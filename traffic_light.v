==> flow/design.v <==
module traffic_light(clk_1s, rst_n, green_1, red_1, yellow_1, green_2, red_2, yellow_2);
parameter STATE_1 = 3'd0;
parameter STATE_2 = 3'd1;
parameter STATE_3 = 3'd2;
parameter STATE_4 = 3'd3;
input clk_1s;
input rst_n;
output red_1;
output green_1;
output yellow_1;
output red_2;
output green_2;
output yellow_2;
reg red_1;
reg green_1;
reg yellow_1;
reg red_2;
reg green_2;
reg yellow_2;
reg [5:0] counter;
reg [1:0] state, next_state;
always @ (*)begin
green_1 = 1'b0;
yellow_1 = 1'b0;
red_1 = 1'b0;
green_2 = 1'b0;
yellow_2 = 1'b0;
red_2 = 1'b0;
next_state[1:0] = STATE_1;
case(state[1:0])
	STATE_1: begin
	green_1 = 1'b1;
	red_2 = 1'b1;
	if(counter == 6'd39) next_state[1:0] = STATE_2;
	else next_state[1:0] = STATE_1;
	end
	STATE_2: begin
	yellow_1 = 1'b1;
	red_2 = 1'b1;
	if(counter == 6'd4) next_state[1:0] = STATE_3;
	else next_state[1:0] = STATE_2;
	end
	STATE_3: begin
	red_1 = 1'b1;
	green_2 = 1'b1;
	if(counter == 6'd19) next_state[1:0] = STATE_4;
	else next_state[1:0] = STATE_3;
	end
	STATE_4: begin
	red_1 = 1'b1;
	yellow_2 = 1'b1;
	red_2 = 1'b0;
	if(counter == 6'd4) next_state[1:0] = STATE_1;
	else next_state[1:0] = STATE_4;
	end
	default: begin
	green_1 = 1'b1;
	red_2 = 1'b1;
	next_state = STATE_1;
	end
	endcase
	end
always @ (posedge clk_1s) begin
if(!rst_n) state[1:0] <= STATE_1;
else state[1:0] <= next_state[1:0];
end
always @ (posedge clk_1s) begin
	if(!rst_n) counter [5:0] <= 6'd0;
	else case(state)
		STATE_1: begin
			if(counter [5:0] == 6'd39) counter[5:0] <= 6'd0;
			else counter [5:0] <= counter[5:0] + 1'b1;
		end
		STATE_2: begin
			if (counter[5:0] == 6'd4) counter[5:0] <= 6'd0;
			else counter[5:0] <= counter[5:0] + 1'b1;
		end
		STATE_3: begin
			if (counter[5:0] == 6'd19) counter[5:0] <=  6'd0;
			else counter[5:0] <= counter[5:0] + 1'b1;
		end
		STATE_4: begin
			if (counter[5:0] == 6'd4) counter[5:0] <=  6'd0;
			else counter[5:0] <= counter[5:0] + 1'b1;
		end
		default: counter[5:0] <= 6'd0;
		endcase
	end
endmodule
### Step by step through the tools: traffic_light

The steps from the RTL of traffic_light to its reports follow in flow order.
Lines are those of the file above, counted from 1.
Operators: Yosys type, input widths -> output width; for muxes data width and select width s.
A cell with n/a has no value.

| inputs | value |
|---|---|
| design top | traffic_light |
| clock port | clk_1s |
| library | sky130hd |
| library corner | tt_025C_1v80 |

### Word level

Counts by Yosys on the flattened word-level netlist (proc, flatten, opt, wreduce; memories kept). Register bits leave out memories and registers merged into their read ports (data or address); mux counts leave out enables and synchronous resets folded into registers. Print and check cells are left out. Cells with the same type and inputs are merged into one.

| word-level totals | value |
|---|---|
| output and inout bits | 6 |
| input bits | 2 |
| flip-flop bits (word level) | 8 |
| cells after elaboration | 32 |

| operators by class | value |
|---|---|
| eq/ne operators | 6 |
| reductions and logical operators | 8 |
| add/sub/neg operators | 1 |
| mux-type cells | 15 |

Operators by type and width:

| kind | count |
|---|---|
| $pmux 6 s3 | 1 |
| $mux 6 | 3 |
| $reduce_or 3->1 | 4 |
| $pmux 1 s2 | 6 |
| $pmux 2 s4 | 1 |
| $reduce_or 2->1 | 3 |
| $add 6x1->6 const B | 1 |
| $eq 6x3->1 const B | 1 |
| $eq 6x5->1 const B | 1 |
| $eq 6x6->1 const B | 1 |
| $eq 2x2->1 const B | 2 |
| $mux 2 | 2 |
| $eq 2x1->1 const B | 1 |
| $logic_not 2->1 | 1 |
| $mux 1 | 2 |

### Logic depth

Longest topological path by Yosys (ltp), each cell counted once; first at word level (registers and memories cut), then after technology mapping (sequential cells cut; the memories' decode and read muxes count).

| depth | value |
|---|---|
| word-level depth | 3 |
| ABC_AREA | 0 |
| depth in mapped cells | 5 |
| mapped depth without buffers | 5 |

### Mapped cells and area

Source: synth_stat.txt of the flow (Yosys; design flattened, memories mapped). It holds for the ABC_AREA given above (unset counts as 0); a run with the other value may have another netlist.

Cell types:

| cell type | count | area in all (um^2) |
|---|---|---|
| sky130_fd_sc_hd__dfxtp_1 | 10 | 200.192 |
| sky130_fd_sc_hd__nand2_1 | 8 | 30.029 |
| sky130_fd_sc_hd__nor2_1 | 7 | 26.275 |
| sky130_fd_sc_hd__xnor2_1 | 3 | 26.275 |
| sky130_fd_sc_hd__ha_1 | 2 | 25.024 |
| sky130_fd_sc_hd__inv_1 | 5 | 18.768 |
| sky130_fd_sc_hd__nand3_1 | 3 | 15.014 |
| sky130_fd_sc_hd__nor2b_4 | 1 | 13.763 |
| sky130_fd_sc_hd__a211oi_2 | 1 | 12.512 |
| sky130_fd_sc_hd__nor2b_1 | 2 | 12.512 |
| sky130_fd_sc_hd__nand3_2 | 1 | 10.01 |
| sky130_fd_sc_hd__nor3_1 | 2 | 10.01 |
| sky130_fd_sc_hd__nor3_2 | 1 | 10.01 |
| sky130_fd_sc_hd__a2bb2oi_1 | 1 | 8.758 |
| sky130_fd_sc_hd__a311oi_1 | 1 | 8.758 |
| sky130_fd_sc_hd__or2_4 | 1 | 8.758 |
| sky130_fd_sc_hd__xor2_1 | 1 | 8.758 |
| sky130_fd_sc_hd__a21boi_0 | 1 | 7.507 |

Other cell types: 10; their cells: 10.

| synthesis totals | value |
|---|---|
| sequential part of the area | 200.2 um^2 |
| mapped area | 516.7 um^2 |
| buffers | 1 |
| cell count | 61 |
| flip-flops | 10 |

### Timing after synthesis

Path of least setup slack by OpenSTA after synthesis, without wires, with an ideal clock, recovery checks aside; 20% of the period is set as input and as output delay. Where synthesis merged equal registers, the netlist keeps one of their names.

| timing path post-synthesis | value |
|---|---|
| path kind | register -> register |
| start | register counter[0] |
| end | register counter[5] |
| library setup time | 126 ps |
| data arrival time | 1164 ps |
| time at the first pin | 0 ps |
| data required time | 1354 ps |
| stages | 6 |
| period | 1480 ps |
| path buffers | 0 |
| delay of the path | 1290 ps |
| setup slack | 189 ps |
| synthesis period reached | 1291 ps |

"delay of the path" = arrival - input delay + setup time.
"stages" counts driving pins, that of a launching flip-flop among them; a cell with two outputs on the path counts twice.
"synthesis period reached" = period - worst setup slack (recovery checks aside). The figure is calculated, with input and output delays left at 20% of the set period.
Between the ends stands the longest chain of elaborated cells between them, by number of cells; it is not shown to be the way that was timed. Of several equally long chains one is given.
A line is the first line of the expression or statement that the cell stems from. Yosys adds cells for indexed reads and writes and turns some case tables into memories.
A register here has more assigning lines than the two given.

| between the ends, post-synthesis | value |
|---|---|
| cells stage by stage | sky130_fd_sc_hd__dfxtp_1 -> sky130_fd_sc_hd__ha_1 -> sky130_fd_sc_hd__nor2b_1 -> sky130_fd_sc_hd__nand3_1 -> sky130_fd_sc_hd__nor3_2 -> sky130_fd_sc_hd__nor3b_1 |
| length of the longest elaborated chain | 3 |
| elaborated cells between the ends (all ways) | 8 |
| classes of those cells | add/sub (1); eq/ne (3); mux (4) |

Ends and longest elaborated chain, post-synthesis:

| element | RTL line | text |
|---|---|---|
| start: declaration | 20 | `reg [5:0] counter;` |
| start: assignment | 72 | `else counter [5:0] <= counter[5:0] + 1'b1;` |
| start: assignment | 76 | `else counter[5:0] <= counter[5:0] + 1'b1;` |
| $add 6x1->6 | 76 |  |
| $mux 6 | 75 | `if (counter[5:0] == 6'd4) counter[5:0] <= 6'd0;` |
| $pmux 6 s3 | 69 | `else case(state)` |
| end: assignment | 72 |  |
| end: assignment | 76 |  |
| end: declaration | 20 |  |

### Worst path after layout

From the final timing report of run B: the path of least setup slack in the routed layout; clock arrival at registers is part of the times.
The report prints the path's times to 10 ps; the period is as set.

| timing path after layout | value |
|---|---|
| path kind | register -> output |
| start | register state |
| end | output port red_2 |
| data arrival time | 1200 ps |
| stages | 4 |
| time at the first pin | 270 ps |
| period | 1570 ps |
| setup slack | 60 ps |
| external output delay | 310 ps |
| path buffers | 1 |
| data required time | 1260 ps |

Where an end lacks its bit number, it is one bit of the signal, or one of the new flip-flops if synthesis recoded a state register.
Between the ends stands the longest chain of elaborated cells between them, by number of cells; it is not shown to be the way that was timed. Of several equally long chains one is given.

| between the ends, after layout | value |
|---|---|
| cells stage by stage | sky130_fd_sc_hd__dfxtp_1 -> sky130_fd_sc_hd__or2_2 -> sky130_fd_sc_hd__inv_1 -> sky130_fd_sc_hd__dlygate4sd2_1 |
| length of the longest elaborated chain | 3 |
| elaborated cells between the ends (all ways) | 7 |
| classes of those cells | eq/ne (3); mux (1); reduce/logical (3) |

Ends and longest elaborated chain, after layout:

| element | RTL line | text |
|---|---|---|
| start: declaration | 21 | `reg [1:0] state, next_state;` |
| start: assignment | 64 | `if(!rst_n) state[1:0] <= STATE_1;` |
| start: assignment | 65 | `else state[1:0] <= next_state[1:0];` |
| $eq 2x2->1 | 30 | `case(state[1:0])` |
| $reduce_or 2->1 | n/a |  |
| $pmux 1 s2 | 30 |  |
| end: declaration | 11 | `output red_2;` |

Subject: traffic_light on sky130hd, stored results

Hello all,

Settings and measured results of 2 stored flow runs for module traffic_light (sky130hd), not sorted in any way. The constraints put input and output delay at 20% of the set period each and load the outputs with 0.01 pF.
By "clock period achieved" is meant the clock period of the run minus its worst setup slack. This is arithmetic on one report: input and output delays are still those of the set period (20% each).
"critical setup path time": the worst setup path's part of the clock period (all of it between registers, 20% less for each end at a port) less its slack. A launch clock that arrives late makes it longer, a capture clock that arrives late makes it shorter.
"overall power" rests on the timing tool's default activity at the inputs, not on a simulated workload.
"critical setup path time" is given in steps of 10 ps.
A setting shown as . is not set for that run.
Results: . = not shown.

| setting or result | run A | run B |
|---|---|---|
| period_ns | 1.13 | 1.57 |
| CORE_UTILIZATION | 60 | 37 |
| PLACE_DENSITY_LB_ADDON | 0.16 | . |
| HOLD_SLACK_MARGIN | -0.02 | . |
| CELL_PAD_IN_SITES_GLOBAL_PLACEMENT | 1 | . |
| GPL_ROUTABILITY_DRIVEN | 0 | . |
| CTS_CLUSTER_SIZE | 96 | . |
| MIN_ROUTING_LAYER | met2 | met2 |
| CAP_MARGIN | 20 | 0 |
| CORE_MARGIN | 2 | 2 |
| SLEW_MARGIN | 20 | 15 |
| PLACE_DENSITY | . | 0.43 |
| clock period achieved (ps) | . | 1511 |
| standard-cell area after layout (um^2) | . | 688.2 |
| final worst hold slack (ps) | . | 550 |
| worst setup slack after layout (ps) | . | 59 |
| post-synthesis cell area (um^2) | . | 516.7 |
| post-layout utilization | . | 0.529 |
| area inside the die boundary (um^2) | . | 1711.5 |
| overall power (µW) | . | 546.7 |
| critical setup path time (ps) | . | 1200 |
| class of the worst setup path | . | register -> output |
| setup total negative slack (ps) | . | 0 |

Run A: unfinished; error PDN-0185 in floorplanning

Thanks
